==> flow/design.v <==
module sdram_controller
  (input clk_i,
   input dram_clk_i,
   input rst_i,
   input dll_locked,
   output [11:0] dram_addr,
   output [1:0] dram_bank,
   output dram_cas_n,
   output dram_cke,
   output dram_clk,
   output dram_cs_n,
   inout [15:0] dram_dq,
   output dram_ldqm,
   output dram_udqm,
   output dram_ras_n,
   output dram_we_n,
   input [21:0] addr_i,
   input [31:0] dat_i,
   output [31:0] dat_o,
   input we_i,
   output ack_o,
   input stb_i,
   input cyc_i
   );
  parameter MODE_REGISTER = 12'b000000110001;
  parameter INIT_IDLE            = 3'b000,
              INIT_WAIT_200us    = 3'b001,
              INIT_INIT_PRE      = 3'b010,
              INIT_WAIT_PRE      = 3'b011,
              INIT_MODE_REG      = 3'b100,
              INIT_WAIT_MODE_REG = 3'b101,
              INIT_DONE_ST       = 3'b110;
  parameter IDLE_ST           = 4'b0000,
              REFRESH_ST      = 4'b0001,
              REFRESH_WAIT_ST = 4'b0010,
              ACT_ST          = 4'b0011,
              WAIT_ACT_ST     = 4'b0100,
              WRITE0_ST       = 4'b0101,
              WRITE1_ST       = 4'b0110,
              WRITE_PRE_ST    = 4'b0111,
              READ0_ST        = 4'b1000,
              READ1_ST        = 4'b1001,
              READ2_ST        = 4'b1010,
              READ3_ST        = 4'b1011,
              READ4_ST        = 4'b1100,
              READ_PRE_ST     = 4'b1101,
              PRE_ST          = 4'b1110,
              WAIT_PRE_ST     = 4'b1111;
  parameter TRC_CNTR_VALUE          = 4'd9,            
              RFSH_INT_CNTR_VALUE   = 24'd2000,        
              TRCD_CNTR_VALUE       = 3'd3,            
              WAIT_200us_CNTR_VALUE = 16'd27000;       
  reg [21:0] address_r;  
  reg [11:0] dram_addr_r;
  reg [1:0]  dram_bank_r;
  reg [15:0] dram_dq_r;  
  reg        dram_cas_n_r;
  reg        dram_ras_n_r;
  reg        dram_we_n_r;
  reg [31:0] dat_o_r;
  reg        ack_o_r;
  reg [31:0] dat_i_r;
  reg        we_i_r;
  reg        stb_i_r;
  reg        oe_r;
  reg [3:0]  current_state;
  reg [3:0]  next_state;
  reg [2:0]  current_init_state;
  reg [2:0]  next_init_state;
  reg        init_done;
  reg [3:0]  init_pre_cntr;
  reg [3:0]  trc_cntr;
  reg [24:0] rfsh_int_cntr;      
  reg [2:0]  trcd_cntr;
  reg [15:0] wait_200us_cntr;
  reg        do_refresh;
  assign dram_addr = dram_addr_r;
  assign dram_bank = dram_bank_r;
  assign dram_cas_n = dram_cas_n_r;
  assign dram_ras_n = dram_ras_n_r;
  assign dram_we_n = dram_we_n_r;
  assign dram_dq = oe_r ? dram_dq_r : 16'bz;
  assign dat_o = dat_o_r;
  assign ack_o = ack_o_r;
  assign dram_cke = 1'b1; 
  assign dram_cs_n = ~dll_locked;   
  assign dram_clk = dram_clk_i;
  assign dram_ldqm = 1'b0;          
  assign dram_udqm = 1'b0;          
  initial begin
    rfsh_int_cntr = 0;
    wait_200us_cntr = 0;
    trc_cntr = 0;
    trcd_cntr = 0;
    init_done = 1'b0;
    init_pre_cntr = 1'b0;
    current_init_state = INIT_IDLE;
    next_init_state = INIT_IDLE;
    current_state = IDLE_ST;
    next_state = IDLE_ST;
    ack_o_r = 1'b0;
    dat_o_r = 32'b0;
    oe_r = 1'b0;
  end
  always@ (posedge clk_i) begin
    if (stb_i_r && current_state == ACT_ST) begin
      stb_i_r <= 1'b0;
    end else if (stb_i && cyc_i) begin
      address_r <= addr_i;
      dat_i_r <= dat_i;
      we_i_r <= we_i;
      stb_i_r <= stb_i;
    end
  end
  always@ (posedge clk_i) begin
    if (rst_i) begin
      wait_200us_cntr <= 0;
    end else if (current_init_state == INIT_IDLE) begin
      wait_200us_cntr <= WAIT_200us_CNTR_VALUE;
    end else begin
      wait_200us_cntr <= wait_200us_cntr - 16'b1;
    end
  end
  always@ (posedge clk_i) begin
    if (rst_i) begin
      rfsh_int_cntr <= 1'b0;    
    end else if (current_state == REFRESH_WAIT_ST) begin
      do_refresh <= 1'b0;
      rfsh_int_cntr <= RFSH_INT_CNTR_VALUE;
    end else if (!rfsh_int_cntr) begin
      do_refresh <= 1'b1;
    end else begin
      rfsh_int_cntr <= rfsh_int_cntr - 24'b1; 
    end
  end
  always@ (posedge clk_i) begin
    if (rst_i) begin
      trc_cntr <= 1'b0;
    end else if (current_state == PRE_ST ||
                 current_state == REFRESH_ST) begin
      trc_cntr <= TRC_CNTR_VALUE;
    end else begin
      trc_cntr <= trc_cntr - 4'b1;
    end
  end
  always@ (posedge clk_i) begin
    if (rst_i) begin
      trcd_cntr <= 1'b0;
    end else if (current_state == ACT_ST ||
                 current_init_state == INIT_INIT_PRE ||
                 current_init_state == INIT_MODE_REG) begin
      trcd_cntr <= TRCD_CNTR_VALUE;
    end else begin
      trcd_cntr <= trcd_cntr - 3'b1;
    end
  end
  always@ (posedge clk_i) begin
    if (rst_i) begin
      init_pre_cntr <= 1'b0;
    end else if (current_init_state == INIT_INIT_PRE) begin
      init_pre_cntr <= init_pre_cntr + 4'b1;
    end
  end
  always@ (posedge clk_i) begin
    if (current_init_state == INIT_DONE_ST)
      init_done <= 1'b1;
  end  
  always@ (posedge clk_i) begin
    if (rst_i) begin
      current_init_state <= INIT_IDLE;
    end else begin      
      current_init_state <= next_init_state;
    end
  end 
  always@ (posedge clk_i) begin
    if (rst_i) begin 
      current_state <= IDLE_ST;
    end else begin
      current_state <= next_state;
    end
  end
  always@ (*) begin
    case (current_init_state)
      INIT_IDLE:
        if (!init_done)                   next_init_state = INIT_WAIT_200us;
        else                              next_init_state = INIT_IDLE;
      INIT_WAIT_200us:
        if (!wait_200us_cntr)             next_init_state = INIT_INIT_PRE;
        else                              next_init_state = INIT_WAIT_200us;
      INIT_INIT_PRE:                      next_init_state = INIT_WAIT_PRE;
      INIT_WAIT_PRE:
        if (!trcd_cntr)                   
          if (init_pre_cntr == 4'd8)      next_init_state = INIT_MODE_REG;
          else                            next_init_state = INIT_INIT_PRE;
        else                              next_init_state = INIT_WAIT_PRE;
      INIT_MODE_REG:                      next_init_state = INIT_WAIT_MODE_REG;
      INIT_WAIT_MODE_REG:
        if (!trcd_cntr)          next_init_state = INIT_DONE_ST;
        else                              next_init_state = INIT_WAIT_MODE_REG;
      INIT_DONE_ST:                       next_init_state = INIT_IDLE;
      default:                            next_init_state = INIT_IDLE;
    endcase
  end
  always@ (*) begin
    case (current_state)
      IDLE_ST:
        if (!init_done)               next_state = IDLE_ST;
        else if (do_refresh)          next_state = REFRESH_ST;
        else if (stb_i_r)             next_state = ACT_ST;
        else                          next_state = IDLE_ST;
      REFRESH_ST:                     next_state = REFRESH_WAIT_ST;
      REFRESH_WAIT_ST:
        if (!trc_cntr)                next_state = IDLE_ST;
        else                          next_state = REFRESH_WAIT_ST;
      ACT_ST:                         next_state = WAIT_ACT_ST;
      WAIT_ACT_ST:
        if (!trcd_cntr) 
          if (we_i_r)                 next_state = WRITE0_ST;
          else                        next_state = READ0_ST;
       else                           next_state = WAIT_ACT_ST;
      WRITE0_ST:                      next_state = WRITE1_ST;
      WRITE1_ST:                      next_state = WRITE_PRE_ST;
      WRITE_PRE_ST:                   next_state = PRE_ST;
      READ0_ST:                       next_state = READ1_ST;
      READ1_ST:                       next_state = READ2_ST;
      READ2_ST:                       next_state = READ3_ST;
      READ3_ST:                       next_state = READ4_ST;
      READ4_ST:                       next_state = READ_PRE_ST;
      READ_PRE_ST:                    next_state = PRE_ST;
      PRE_ST:                         next_state = WAIT_PRE_ST;
      WAIT_PRE_ST:
        if (!trc_cntr)                next_state = IDLE_ST;
        else                          next_state = WAIT_PRE_ST;
      default:                        next_state = IDLE_ST;        
    endcase
  end
  always@ (posedge clk_i) begin
    if (current_state == READ_PRE_ST ||
        current_state == WRITE_PRE_ST) begin
      ack_o_r = 1'b1;
    end else if (current_state == WAIT_PRE_ST) begin
      ack_o_r = 1'b0;
    end
  end
  always@ (posedge clk_i) begin
    if (rst_i) begin
      dat_o_r = 32'b0;
      dram_dq_r = 16'b0;
      oe_r = 1'b0;
    end else if (current_state == WRITE0_ST) begin
      dram_dq_r = dat_i_r[31:16];
      oe_r = 1'b1;
    end else if (current_state == WRITE1_ST) begin
      dram_dq_r = dat_i_r[15:0];
      oe_r = 1'b1;
    end else if (current_state == READ4_ST) begin
      dat_o_r[31:16] = dram_dq;
      dram_dq_r = 16'bZ;
      oe_r = 1'b0;
    end else if (current_state == READ_PRE_ST) begin
      dat_o_r[15:0] = dram_dq;
      dram_dq_r = 16'bZ;
      oe_r = 1'b0;
    end else begin
      dram_dq_r = 16'bZ;
      oe_r = 1'b0;
    end
  end
  always@ (posedge clk_i) begin
    if (current_init_state == INIT_MODE_REG) begin
      dram_addr_r = MODE_REGISTER;
    end else if (current_init_state == INIT_INIT_PRE) begin
      dram_addr_r = 12'b10000000000;   
    end else if (current_state == ACT_ST) begin
      dram_addr_r = address_r[19:8];
      dram_bank_r = address_r[21:20];
    end else if (current_state == WRITE0_ST || current_state == READ0_ST) begin
      dram_addr_r = {4'b0100,address_r[7:0]};
      dram_bank_r = address_r[21:20];
    end else begin
      dram_addr_r = 12'b0;
      dram_bank_r = 2'b0;
    end
  end
  always@ (posedge clk_i) begin
    dram_ras_n_r <= (current_init_state == INIT_INIT_PRE ||
                     current_init_state == INIT_MODE_REG ||
                     current_state == REFRESH_ST ||
                     current_state == ACT_ST) ? 1'b0 : 1'b1;
    dram_cas_n_r <= (current_state == READ0_ST ||
                     current_state == WRITE0_ST ||
                     current_state == REFRESH_ST ||
                     current_init_state == INIT_MODE_REG) ? 1'b0 : 1'b1;
    dram_we_n_r <= (current_init_state == INIT_INIT_PRE ||
                    current_state == WRITE0_ST ||
                    current_init_state == INIT_MODE_REG
                    ) ? 1'b0 : 1'b1;
  end
endmodule
## Step by step through the tools: sdram_controller

What the tools print for sdram_controller, step after step.
Line numbers count from 1 in the design file above.
The mark - stands for no value.

- Top module: sdram_controller
- Clock input: clk_i
- Cell library: sky130hd
- Library corner: tt_025C_1v80

## After elaboration

Source: Yosys, flattened and elaborated, memories not mapped. Widths are those after wreduce. Registers that Yosys merges into a memory's read port (data or address) are not register bits. Print and check cells do not count. Equal cells are merged and count once.

- Bitwise gates (word level): 8
- Add/subtract/negate cells: 5
- Reductions and logical operators: 32
- Muxes and demuxes: 33
- Equality and inequality tests: 23

Operators by type and width:

| operator | number |
|---|---|
| 4-bit parallel mux with 15-bit select | 1 |
| 16-bit 2-to-1 mux | 3 |
| 11-bit 2-to-1 mux | 4 |
| 4-bit == test (second input constant) | 9 |
| 25-bit by 1-bit subtractor with 25-bit output (second input constant) | 1 |
| 25-bit logical NOT | 1 |
| 3-bit parallel mux with 6-bit select | 1 |
| 2-bit 2-to-1 mux | 9 |
| 16-bit by 1-bit subtractor with 16-bit output (second input constant) | 1 |
| 16-bit logical NOT | 1 |
| 4-bit by 3-bit == test with 1-bit output (second input constant) | 4 |
| 4-bit 2-to-1 mux | 4 |
| 15-bit 2-to-1 mux | 1 |
| 1-bit logical OR | 12 |
| 2-bit OR reduction | 6 |
| 12-bit 2-to-1 mux | 1 |
| 3-bit == test (second input constant) | 3 |
| 1-bit inverter | 8 |
| 4-bit by 2-bit == test with 1-bit output (second input constant) | 2 |
| 4-bit logical NOT | 2 |
| 1-bit 2-to-1 mux | 7 |
| 2-bit AND reduction | 3 |
| 3-bit by 2-bit == test with 1-bit output (second input constant) | 2 |
| 3-bit logical NOT | 2 |
| 3-bit 2-to-1 mux | 2 |
| 4-bit by 1-bit adder with 4-bit output (second input constant) | 1 |
| 4-bit by 1-bit subtractor with 4-bit output (second input constant) | 1 |
| 4-bit by 1-bit == test with 1-bit output (second input constant) | 1 |

Not listed: further kinds 7, cells in them 8.

- Output and inout bits: 71
- Register bits after elaboration: 184
- Elaborated cells: 129

## Depth

Depth = most cells in a row (Yosys ltp): at word level without a register or memory, in the mapped netlist without a sequential cell, where the memories' decode and read muxes count.

- Depth in word-level cells: 5
- ABC_AREA: 0
- Depth in mapped cells: 7
- Gate-level depth less buffers: 7

## Synthesis result

Yosys stat after the flow's synthesis: flattened, memories mapped to cells. It holds for the ABC_AREA given above (unset counts as 0); a run with the other value may have another netlist.
Totals and module areas in this step are rounded.

Cell types:

| cell type | number | total area (sq um) |
|---|---|---|
| sky130_fd_sc_hd__dfxtp_1 | 124 | 2.48E+03 |
| sky130_fd_sc_hd__edfxtp_1 | 59 | 1.77E+03 |
| sky130_fd_sc_hd__nand2_1 | 116 | 435.418 |
| sky130_fd_sc_hd__a21oi_1 | 82 | 410.394 |
| sky130_fd_sc_hd__nor2_1 | 48 | 180.173 |
| sky130_fd_sc_hd__xor2_1 | 16 | 140.134 |
| sky130_fd_sc_hd__clkbuf_1 | 36 | 135.13 |
| sky130_fd_sc_hd__xnor2_1 | 14 | 122.618 |
| sky130_fd_sc_hd__ha_1 | 8 | 100.096 |
| sky130_fd_sc_hd__o21ai_0 | 20 | 100.096 |
| sky130_fd_sc_hd__nor3_1 | 16 | 80.077 |
| sky130_fd_sc_hd__or3_1 | 12 | 75.072 |
| sky130_fd_sc_hd__nand2b_1 | 9 | 56.304 |
| sky130_fd_sc_hd__nand3_1 | 11 | 55.053 |
| sky130_fd_sc_hd__a22o_1 | 6 | 52.55 |
| sky130_fd_sc_hd__inv_1 | 14 | 52.55 |
| sky130_fd_sc_hd__nor4_1 | 8 | 50.048 |
| sky130_fd_sc_hd__a31oi_1 | 6 | 37.536 |

Not listed: further types 30, cells in them 69.

- Sequential part of the area: 4254 sq um
- Mapped flip-flops: 183
- Cells in the netlist: 674
- Buffer cells: 40
- Chip area (Yosys): 6850 sq um

## Path before layout

Path of least setup slack by OpenSTA after synthesis, without wires, with an ideal clock, recovery checks aside; 20% of the period is set as input and as output delay. Where synthesis merged equal registers, the netlist keeps one of their names.

- Path type: reg-to-reg
- From: register current_state[2]
- To: register address_r[0]
- Data arrival time: 3.765 ns
- Library setup time: 0.486 ns
- Buffers on the path: 2
- Path slack: -0.061 ns
- Period: 4.19 ns
- Delay of the path: 4.251 ns
- Stages on the path: 6
- Data required time: 3.704 ns
- Synthesis period reached: 4.251 ns

"delay of the path" = arrival - input delay + setup time.
"stages on the path": output pins that drive a net of the path, with the launching flip-flop's if there is one; two outputs of one cell count as two.
"synthesis period reached" is the clock period less the worst setup slack; recovery checks do not enter. This is arithmetic on one report: input and output delays are still those of the set period (20% each).
The rows between start and end are the longest chain of elaborated cells between them; the timing report does not say that the signal goes this way. Where chains are equally long, one stands for them.
A line is the first line of the expression or statement that the cell stems from. Yosys adds cells for indexed reads and writes and turns some case tables into memories.

- Path through: sky130_fd_sc_hd__dfxtp_1 > sky130_fd_sc_hd__clkbuf_1 > sky130_fd_sc_hd__nor2_1 > sky130_fd_sc_hd__and3_1 > sky130_fd_sc_hd__clkbuf_1 > sky130_fd_sc_hd__a21oi_1
- Length of the longest elaborated chain: 4
- Elaborated cells on any way between the ends: 4
- Classes of those cells: eq/ne (1); logic (1); reduce/logical (2)

Ends and longest elaborated chain, after synthesis:

| item | line | source |
|---|---|---|
| start, declared | 66 | `reg [3:0]  current_state;` |
| start, assigned | 177 | `current_state <= IDLE_ST;` |
| start, assigned | 179 | `current_state <= next_state;` |
| 4-bit by 2-bit == test with 1-bit output | 106 | `if (stb_i_r && current_state == ACT_ST) begin` |
| 1-bit logical AND | 106 |  |
| 1-bit inverter | - |  |
| 2-bit AND reduction | - |  |
| end, assigned | 109 | `address_r <= addr_i;` |
| end, declared | 53 | `reg [21:0] address_r;` |

## Path in the finished layout

From the final timing report of run 1: the path of least setup slack in the routed layout; clock arrival at registers is part of the times.

- Path type: reg-to-reg
- From: register rfsh_int_cntr[10]
- To: register do_refresh
- Period: 3.17 ns
- Library setup time: 0.29 ns
- Data arrival time: 2.59 ns
- Buffers on the path: 0
- Stages on the path: 5
- Path slack: 0.71 ns
- Data required time: 3.30 ns

The rows between start and end are the longest chain of elaborated cells between them; the timing report does not say that the signal goes this way. Where chains are equally long, one stands for them.
At most two assigning lines are given for a register; there are more.
The path ends at the enable pin of a flip-flop; only ways to that pin are counted.

- Path through: sky130_fd_sc_hd__dfxtp_1 > sky130_fd_sc_hd__nor4_1 > sky130_fd_sc_hd__nand4_1 > sky130_fd_sc_hd__or2_2 > sky130_fd_sc_hd__a21oi_1
- Length of the longest elaborated chain: 3
- Elaborated cells on any way between the ends: 3
- Classes of those cells: reduce/logical (3)

Ends and longest elaborated chain, post-layout:

| item | line | source |
|---|---|---|
| start, declared | 73 | `reg [24:0] rfsh_int_cntr;` |
| start, assigned | 126 | `rfsh_int_cntr <= 1'b0;` |
| start, assigned | 133 | `rfsh_int_cntr <= rfsh_int_cntr - 24'b1;` |
| 25-bit logical NOT | 130 | `end else if (!rfsh_int_cntr) begin` |
| 2-bit nonzero test | - |  |
| 2-bit AND reduction | - |  |
| end, assigned | 128 | `do_refresh <= 1'b0;` |
| end, assigned | 131 | `do_refresh <= 1'b1;` |
| end, declared | 76 | `reg        do_refresh;` |

Module sdram_controller, platform sky130hd: 2 stored runs of the flow (Yosys, OpenROAD) with differing settings, in no particular order. Input and output delays are each 20% of the period that was set; the output load is 0.01 pF.
"clock period reached" = clock period - worst setup slack. The figure is calculated, with input and output delays left at 20% of the set period.
"time of the worst setup path" means the part of the period allowed to the worst setup path (the constraints hold back 20% at inputs and 20% at outputs) less its slack; where the path has registers, the arrival times of their clocks count too.
"power": no workload was simulated; the value follows from the tool's default switching activity.
Measured values are rounded.

### Run 1

==> flow/run.sh <==
#!/bin/bash
# the make line also repeats the synthesis and layout settings of config.mk as NAME=value (left out here)
make -C /OpenROAD-flow-scripts/flow DESIGN_CONFIG=/design/flow/config.mk WORK_HOME=/design/flow/orfs CLKGATE_MAP_FILE= finish
==> flow/config.mk <==
export PLATFORM = sky130hd
export DESIGN_NAME = sdram_controller
export DESIGN_NICKNAME = sdram_controller
export VERILOG_FILES = /design/flow/design.v
export SDC_FILE = /design/flow/constraint.sdc
export NUM_CORES = 4
export LEC_CHECK = 0
export CAP_MARGIN = 0
export CELL_PAD_IN_SITES_GLOBAL_PLACEMENT = 1
export CORE_MARGIN = 2
export CORE_UTILIZATION = 55
export CTS_CLUSTER_SIZE = 87
export GPL_ROUTABILITY_DRIVEN = 1
export PLACE_DENSITY_LB_ADDON = 0.21
export SLEW_MARGIN = 20
==> flow/constraint.sdc <==
create_clock -name core_clock -period 3.17 [get_ports {clk_i}]
set_input_delay 0.6340 -clock core_clock [delete_from_list [all_inputs] [get_ports {clk_i}]]
set_output_delay 0.6340 -clock core_clock [all_outputs]
set_load 0.01 [all_outputs]

Results of run 1:
- Time of the worst setup path: 2.46 ns
- Worst path kind: reg-to-reg
- Area inside the die boundary: 13360 sq um
- Cell area after synthesis: 6850 sq um
- Smallest setup slack: 0.712 ns
- Post-route utilization: 72.1%
- Clock period reached: 2.458 ns
- Summed negative setup slack: 0.000 ns
- Final worst hold slack: 0.340 ns
- Power: 6528 µW
- Standard-cell area after routing: 8700 sq um

### Run 2

==> flow/run.sh <==
#!/bin/bash
# the make line also repeats the synthesis and layout settings of config.mk as NAME=value (left out here)
make -C /OpenROAD-flow-scripts/flow DESIGN_CONFIG=/design/flow/config.mk WORK_HOME=/design/flow/orfs CLKGATE_MAP_FILE= finish
==> flow/config.mk <==
export PLATFORM = sky130hd
export DESIGN_NAME = sdram_controller
export DESIGN_NICKNAME = sdram_controller
export VERILOG_FILES = /design/flow/design.v
export SDC_FILE = /design/flow/constraint.sdc
export NUM_CORES = 4
export LEC_CHECK = 0
export ABC_AREA = 0
export CAP_MARGIN = 20
export CELL_PAD_IN_SITES_DETAIL_PLACEMENT = 0
export CELL_PAD_IN_SITES_GLOBAL_PLACEMENT = 1
export CORE_MARGIN = 2
export CORE_UTILIZATION = 46
export CTS_CLUSTER_DIAMETER = 36
export PLACE_DENSITY = 0.54
export SETUP_SLACK_MARGIN = 0.77
export SLEW_MARGIN = 5
export TNS_END_PERCENT = 10
==> flow/constraint.sdc <==
create_clock -name core_clock -period 3.64 [get_ports {clk_i}]
set_input_delay 0.7280 -clock core_clock [delete_from_list [all_inputs] [get_ports {clk_i}]]
set_output_delay 0.7280 -clock core_clock [all_outputs]
set_load 0.01 [all_outputs]

Results of run 2:
- Time of the worst setup path: 2.58 ns
- Worst path kind: reg-to-reg
- Area inside the die boundary: 15880 sq um
- Cell area after synthesis: 6850 sq um
- Smallest setup slack: 1.060 ns
- Post-route utilization: 59.5%
- Clock period reached: 2.580 ns
- Summed negative setup slack: 0.000 ns
- Final worst hold slack: 0.432 ns
- Power: 5554 µW
- Standard-cell area after routing: 8655 sq um
